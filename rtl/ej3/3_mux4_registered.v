==> flow/design.v <==
module mux4 #(parameter WIDTH= 8) (
    input [WIDTH-1:0] din1, din2, din3, din4,
    input [1:0] select,
    output logic [WIDTH-1:0] dout
);
always_comb begin
    case(select)
    2'b00 : dout = din1;
    2'b01 : dout = din2;
    2'b10 : dout = din3;
    2'b11 : dout = din4;
    endcase
end
endmodule
module register_bank #(parameter WIDTH = 8) (
input clk,
input rst,
input wr_en,
input [WIDTH-1:0] in,
output logic [WIDTH-1:0] out
);
always @ (posedge clk) begin
    if(rst)
        out <= {WIDTH{1'b0}};
    else if(wr_en)
        out <= in;
        else
        out <= out;
end
endmodule
module mux4_registered #(parameter WIDTH= 8) (
 input clk,
 input rst,
 input [1:0] sel,
 input [WIDTH-1:0] in1, in2, in3, in4,
 output [WIDTH-1:0] out
);
wire [WIDTH-1 : 0] q_reg;
mux4 #(.WIDTH(WIDTH)) M1 (.din1(in1), .din2(in2), .din3(in3), .din4(in4), .select(sel), .dout(q_reg));
register_bank #(.WIDTH(WIDTH)) U1 (.clk(clk), .rst(rst), .wr_en(1'b1), .in(q_reg), .out(out));
endmodule
==> Tool chain data of mux4_registered <==
Tool output for the design above, in the order of the flow.
Lines are those of the file above, counted from 1.
Cell names lack the library's common part.
{ "inputs": {"top": "mux4_registered", "clk_port": "clk", "cell_library": "sky130hd", "corner": "tt_025C_1v80"} }

==> After elaboration <==
Yosys after proc, flatten, opt, wreduce and memory -nomap, before mapping. Enables and synchronous resets that opt folds into registers are not counted as muxes. Memory bits, and registers merged into a memory's read port (data or address), are not among the register bits. Print and check cells are not counted. Equal cells are merged and count once.
{ "bits": {"reg_bits": 8, "out_inout_bits": 8, "word_cells": 6} }
{ "op_classes": {"equal": 3, "muxes": 1, "reduce_logical": 1} }
{ "op_table": {"columns": ["operator", "count"], "rows": [
  ["8-bit case mux with 4-bit select", 1],
  ["2-bit == test (second input constant)", 2],
  ["2-bit by 1-bit == test with 1-bit output (second input constant)", 1],
  ["2-bit logical NOT", 1]
]} }

==> Depth <==
Yosys ltp: most cells in a row. Word level: on the elaborated netlist, between registers, memories and ports. Mapped: between sequential cells and ports; inverters and the memories' decode and read muxes count.
{ "depth": {"depth_word": 2, "ABC_AREA": 0, "mapped_depth": 4} }

==> After synthesis <==
Source: synth_stat.txt of the flow (Yosys; design flattened, memories mapped). It holds for the ABC_AREA given above (unset counts as 0); a run with the other value may have another netlist.
The area totals of this step are shown rounded.
{ "mapped": {"cell_count": 38, "area_um2": 422.9, "flip_flops": 8, "buf_cells": 4} }
{ "types": {"columns": ["cell_type", "count", "type_area_um2"], "rows": [
  ["dfxtp_1", 8, 160.154],
  ["mux2i_1", 16, 160.154],
  ["o22ai_1", 8, 50.048],
  ["buf_12", 1, 20.019],
  ["buf_6", 1, 11.261],
  ["nand2b_1", 1, 6.256],
  ["or2_1", 1, 6.256],
  ["clkbuf_2", 1, 5.005],
  ["buf_1", 1, 3.754]
]} }
By module: a second synthesis without flattening, with its own total; a netlist apart from the flattened one above.
{ "unflattened": {"hier_cells": 37, "hier_area_um2": 485.5} }
Rows give one instance, submodules left out.
{ "modules": {"columns": ["module", "instances", "cells", "area_um2"], "rows": [
  ["register_bank #(WIDTH=8)", 1, 26, 285.3],
  ["mux4 #(WIDTH=8)", 1, 10, 196.4],
  ["mux4_registered", 1, 1, 3.8]
]} }

==> Path before layout <==
Source: OpenSTA report_checks on the synthesized netlist (no wires, ideal clock, input and output delay 20% of the period each), path of least setup slack; recovery checks are left aside. Register names are those of the netlist, which keeps one name where synthesis merged equal registers.
{ "synth_path": {"path_kind": "input-to-reg", "from": "input sel[1]", "to": "register U1.out[0]", "period_ns": 1.81, "input_delay_ns": 0.362, "setup_ns": 0.130, "t_first_pin_ns": 0.362, "arrival_time_ns": 0.866, "setup_slack_ns": 0.814, "delay_ns": 0.634, "path_stages": 4, "path_buffers": 2, "period_less_setup_slack_ns": 0.996} }
"delay_ns" = arrival - input delay + setup time.
"path_stages" counts driving pins, that of a launching flip-flop among them; a cell with two outputs on the path counts twice.
"period_less_setup_slack_ns" = period - worst setup slack (recovery checks aside). The figure is calculated, with input and output delays left at 20% of the set period.
Between the ends stands the longest chain of elaborated cells between them, by number of cells; it is not shown to be the way that was timed. Of several equally long chains one is given.
A line is the first line of the expression or statement that the cell stems from. Yosys adds cells for indexed reads and writes and turns some case tables into memories.
At most two assigning lines are given for a register; there are more.
{ "synth_between": {"path_cell_list": "buf_6 -> buf_12 -> mux2i_1 -> o22ai_1", "elab_chain_len": 2, "cells_between": 5, "cone_lines": 1, "cone_classes": "3 x eq/ne; 1 x mux; 1 x reduce/logical"} }
{ "synth_lines": {"columns": ["element", "line_no", "rtl"], "rows": [
  ["from (decl)", 34, "input [1:0] sel,"],
  ["2-bit == test", 7, "case(select)"],
  ["8-bit case mux with 4-bit select", 7, null],
  ["to (assign)", 26, "out <= in;"],
  ["to (assign)", 28, "out <= out;"],
  ["to (decl)", 20, "output logic [WIDTH-1:0] out"]
]} }

==> Worst path after layout <==
Path of least setup slack in the final report of entry B (OpenROAD, finished layout, wires in). Where an end is a register, its clock arrival counts in the times.
{ "layout_path": {"path_kind": "reg-to-output", "from": "register U1.out[3]", "to": "output out[3]", "period_ns": 0.836, "output_delay_ns": 0.17, "t_first_pin_ns": 0.25, "arrival_time_ns": 0.68, "setup_slack_ns": -0.01, "path_stages": 2, "path_buffers": 1} }
At most two assigning lines are given for a register; there are more.
{ "layout_between": {"path_cell_list": "dfxtp_1 -> buf_2", "elab_chain_len": 0, "cells_between": 0, "cone_lines": 0} }
{ "layout_lines": {"columns": ["element", "line_no", "rtl"], "rows": [
  ["from (decl)", 20, "output logic [WIDTH-1:0] out"],
  ["from (assign)", 26, "out <= in;"],
  ["from (assign)", 28, "out <= out;"],
  ["to (decl)", 36, "output [WIDTH-1:0] out"]
]} }

# Flow runs of mux4_registered

Module mux4_registered, platform sky130hd: 2 stored runs of the flow (Yosys, OpenROAD) with differing settings, in no particular order. Input and output delays are each 20% of the period that was set; the output load is 0.01 pF.
"period reached" means the clock period less the worst setup slack. The figure is calculated, with input and output delays left at 20% of the set period.
"total power after layout" rests on the timing tool's default activity at the inputs, not on a simulated workload.
The measured numbers are rounded.

==> entry A: settings <==
{ "period_ns": 1.05, "CORE_UTILIZATION": 47, "PLACE_DENSITY_LB_ADDON": 0.26, "CORE_ASPECT_RATIO": 0.74, "CORE_MARGIN": 5, "CELL_PAD_IN_SITES_GLOBAL_PLACEMENT": 2, "GPL_TIMING_DRIVEN": 0, "CTS_CLUSTER_DIAMETER": 349, "CAP_MARGIN": 25, "SLEW_MARGIN": 10, "MAX_ROUTING_LAYER": "met5" }
==> entry A: results <==
no final report: floorplanning broke off with PDN-0185

==> entry B: settings <==
{ "period_ns": 0.836, "CORE_UTILIZATION": 32, "PLACE_DENSITY_LB_ADDON": 0.02, "CORE_ASPECT_RATIO": 0.72, "GPL_TIMING_DRIVEN": 0, "CAP_MARGIN": 40, "SLEW_MARGIN": 20, "MAX_ROUTING_LAYER": "met4", "CORE_MARGIN": 2 }
==> entry B: results <==
setup total negative slack: -0.016 ns
total power after layout: 1044 uW
die area: 1632 µm²
worst setup slack after layout: -0.009 ns
synthesis area: 422.9 µm²
standard-cell area after routing: 850.8 µm²
period reached: 0.845 ns
